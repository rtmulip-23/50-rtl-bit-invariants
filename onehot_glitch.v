==> flow/design.v <==
module onehot_glitch (
    input clk,
    input rst,
    input [31:0] in,
    output glitch
);
    reg [31:0] prev;
    always @(posedge clk) begin
     if(rst) prev <= 32'b0;
     else begin
          prev <= in;
     end
    end
    wire [31:0] rising;
    assign rising = ~prev & in;
    assign glitch = |(rising & (rising - 1));
endmodule
== Reports on onehot_glitch ==
What the tools print for onehot_glitch, step after step.
Lines are those of the file above, counted from 1.
Operators carry their Yosys type and port widths (W data, S select, Z words).
Not given: -

* Top module: onehot_glitch
* Clock input: clk
* Library: sky130hd
* Timing corner: tt_025C_1v80

== Elaborated design ==
Source: Yosys, flattened and elaborated, memories not mapped. Widths are those after wreduce; folded enables and synchronous resets count as part of the registers. Registers that Yosys merges into a memory's read port (data or address) are not register bits. Print and check cells do not count. Equal cells are merged and count once.

* Reduce/logical cells: 1
* $add $sub $neg: 1
* Bitwise operators: 3

{| class="wikitable"
|+ Operators with widths
! operator !! count
|-
| $and A32 B32 Y32 || 2
|-
| $sub A32 B1 Y32 const B || 1
|-
| $not A32 Y32 || 1
|-
| $reduce_or A32 Y1 || 1
|}

* Output and inout port bits: 1
* Bits of input ports: 34
* Flip-flop bits (word level): 32
* Cells after elaboration: 6

== Longest topological paths ==
Yosys ltp: most cells in a row. Word level: on the elaborated netlist, between registers, memories and ports. Mapped: between sequential cells and ports; inverters and the memories' decode and read muxes count.

* Depth in word-level cells: 5
* ABC_AREA: 0
* Depth in mapped cells: 7
* Gate-level depth less buffers: 7

== After synthesis ==
The flow's flattened synthesis, as Yosys stat reports it; memories are mapped. The netlist is that of the ABC_AREA named above (0 if unset); the other value can give another one.
The area totals of this step are shown rounded.

* Mapped cells: 161
* Area of sequential cells: 640 um2
* Buffer cells: 3
* Synthesis area: 1600 um2
* Flip-flops: 32

{| class="wikitable"
|+ Cells by type
! cell !! count !! total area (um2)
|-
| sky130_fd_sc_hd__dfxtp_1 || 32 || 640.614
|-
| sky130_fd_sc_hd__nor2b_1 || 49 || 306.544
|-
| sky130_fd_sc_hd__nor2b_4 || 7 || 96.342
|-
| sky130_fd_sc_hd__a2111oi_4 || 2 || 55.053
|-
| sky130_fd_sc_hd__nor4_4 || 2 || 42.541
|-
| sky130_fd_sc_hd__nand2b_1 || 6 || 37.536
|-
| sky130_fd_sc_hd__nor2_1 || 8 || 30.029
|-
| sky130_fd_sc_hd__nand2_1 || 7 || 26.275
|-
| sky130_fd_sc_hd__o21ai_0 || 5 || 25.024
|-
| sky130_fd_sc_hd__a21oi_1 || 4 || 20.019
|-
| sky130_fd_sc_hd__maj3_1 || 2 || 20.019
|-
| sky130_fd_sc_hd__nand4_1 || 3 || 18.768
|-
| sky130_fd_sc_hd__o2111ai_1 || 2 || 17.517
|-
| sky130_fd_sc_hd__a2111oi_2 || 1 || 15.014
|-
| sky130_fd_sc_hd__nand3_1 || 3 || 15.014
|-
| sky130_fd_sc_hd__nand3b_1 || 2 || 15.014
|-
| sky130_fd_sc_hd__nor3_1 || 3 || 15.014
|-
| sky130_fd_sc_hd__nor4_2 || 1 || 12.512
|}

Not listed: further types 18, cells in them 22.

== Path before layout ==
OpenSTA on the mapped netlist: ideal clock, no wires. The path of least setup slack (recovery checks aside). Input and output delay are each 20% of the period. Register names are those of the netlist, which keeps one name where synthesis merged equal registers.

* Kind: input port to output port
* Start point: in in[0]
* End point: out glitch
* Delay of the path: 1443 ps
* External input delay: 620 ps
* External output delay: 620 ps
* Launch time at the first pin: 620 ps
* Stages: 7
* Buffers on the path: 0
* Clock period: 3100 ps
* Required time: 2480 ps
* Path slack: 417 ps
* Arrival time: 2063 ps
* Period reached after synthesis: 2683 ps

"delay of the path" = arrival - input delay + setup time.
A path that ends at an output port has no setup time.
"stages": output pins that drive a net of the path, with the launching flip-flop's if there is one; two outputs of one cell count as two.
"period reached after synthesis" = period - worst setup slack (recovery checks aside). The figure is calculated, with input and output delays left at 20% of the set period.
Between the ends stands the longest chain of elaborated cells between them, by number of cells; it is not shown to be the way that was timed. Of several equally long chains one is given.
Each line given opens the expression or statement behind the cell; cells for indexed reads and writes are added by Yosys, which also makes memories of some case tables.

* Path through: sky130_fd_sc_hd__nor2b_1 > sky130_fd_sc_hd__a2111oi_4 > sky130_fd_sc_hd__nand3b_1 > sky130_fd_sc_hd__nor3_2 > sky130_fd_sc_hd__o21ai_1 > sky130_fd_sc_hd__a2111oi_2 > sky130_fd_sc_hd__nand4_1
* Cells in the longest elaborated chain: 4
* Elaborated cells between the ends (all ways): 4
* Source lines of those cells: 2
* Those cells by class: 1 x add/sub; 2 x logic; 1 x reduce/logical

{| class="wikitable"
|+ RTL lines, path post-synthesis
! item !! line !! source
|-
| from (decl) || 4 || <nowiki>input [31:0] in,</nowiki>
|-
| $and A32 B32 Y32 || 15 || <nowiki>assign rising = ~prev & in;</nowiki>
|-
| $sub A32 B1 Y32 || 16 || <nowiki>assign glitch = |(rising & (rising - 1));</nowiki>
|-
| $and A32 B32 Y32 || 16 ||
|-
| $reduce_or A32 Y1 || 16 ||
|-
| to (decl) || 5 || <nowiki>output glitch</nowiki>
|}

== Path in the finished layout ==
Path of least setup slack in the final report of record 2 (OpenROAD, finished layout, wires in). Where an end is a register, its clock arrival counts in the times.
The path's times are printed in steps of 10 ps; the period is the one set.

* Kind: input port to output port
* Start point: in in[18]
* End point: out glitch
* Stages: 9
* Arrival time: 2300 ps
* External input delay: 330 ps
* Path slack: -980 ps
* Required time: 1310 ps
* Launch time at the first pin: 330 ps
* External output delay: 330 ps
* Buffers on the path: 2
* Clock period: 1640 ps

Between the ends stands the longest chain of elaborated cells between them, by number of cells; it is not shown to be the way that was timed. Of several equally long chains one is given.

* Path through: sky130_fd_sc_hd__dlygate4sd2_1 > sky130_fd_sc_hd__nor2b_4 > sky130_fd_sc_hd__nor4_4 > sky130_fd_sc_hd__o221ai_1 > sky130_fd_sc_hd__a2111oi_2 > sky130_fd_sc_hd__nand2_1 > sky130_fd_sc_hd__a2111oi_2 > sky130_fd_sc_hd__nand4_1 > sky130_fd_sc_hd__buf_2
* Cells in the longest elaborated chain: 4
* Elaborated cells between the ends (all ways): 4
* Source lines of those cells: 2
* Those cells by class: 1 x add/sub; 2 x logic; 1 x reduce/logical

{| class="wikitable"
|+ RTL lines, path after layout
! item !! line !! source
|-
| from (decl) || 4 || <nowiki>input [31:0] in,</nowiki>
|-
| $and A32 B32 Y32 || 15 || <nowiki>assign rising = ~prev & in;</nowiki>
|-
| $sub A32 B1 Y32 || 16 || <nowiki>assign glitch = |(rising & (rising - 1));</nowiki>
|-
| $and A32 B32 Y32 || 16 ||
|-
| $reduce_or A32 Y1 || 16 ||
|-
| to (decl) || 5 || <nowiki>output glitch</nowiki>
|}

# Flow runs of onehot_glitch

Top module onehot_glitch; platform sky130hd; tools Yosys and OpenROAD; 2 stored runs in no particular order. Input and output delays are each 20% of the period that was set; the output load is 0.01 pF.
"time used up by the worst setup path" means the part of the period allowed to the worst setup path (the constraints hold back 20% at inputs and 20% at outputs) less its slack; where the path has registers, the arrival times of their clocks count too.
"total power after layout" rests on the timing tool's default activity at the inputs, not on a simulated workload.
"time used up by the worst setup path" is given in steps of 10 ps.
The measured numbers are rounded.

=== Record 1 ===
{| class="wikitable"
! Setting !! Value
|-
| period_ns || 4.93
|-
| CORE_UTILIZATION || 71
|-
| SETUP_SLACK_MARGIN || 0.46
|-
| PLACE_DENSITY_LB_ADDON || 0.02
|-
| HOLD_SLACK_MARGIN || 0.3
|-
| CORE_MARGIN || 2
|-
| TNS_END_PERCENT || 85
|-
| GPL_TIMING_DRIVEN || 0
|-
| CTS_CLUSTER_SIZE || 99
|-
| MAX_ROUTING_LAYER || met5
|-
| CAP_MARGIN || 20
|-
| SLEW_MARGIN || 20
|}
Did not finish, placement stopped with FLW-0024.

=== Record 2 ===
{| class="wikitable"
! Setting !! Value
|-
| period_ns || 1.64
|-
| CORE_UTILIZATION || 21
|-
| SETUP_SLACK_MARGIN || 0.14
|-
| PLACE_DENSITY_LB_ADDON || 0.07
|-
| CORE_MARGIN || 5
|-
| TNS_END_PERCENT || 45
|-
| ABC_AREA || 0
|-
| GPL_TIMING_DRIVEN || 0
|-
| SLEW_MARGIN || 20
|-
| MIN_ROUTING_LAYER || met1
|-
| MAX_ROUTING_LAYER || met5
|-
| CAP_MARGIN || 20
|-
! Result !! Value
|-
| Yosys chip area after synthesis || 1600 um2
|-
| Die footprint || 9200 um2
|-
| Standard-cell area after layout || 2400 um2
|-
| Smallest setup slack || -980 ps
|-
| Setup TNS || -980 ps
|-
| Worst hold slack || 380 ps
|-
| Total power after layout || 1800 uW
|-
| Time used up by the worst setup path || 1970 ps
|-
| Type of the worst setup path || input port to output port
|}
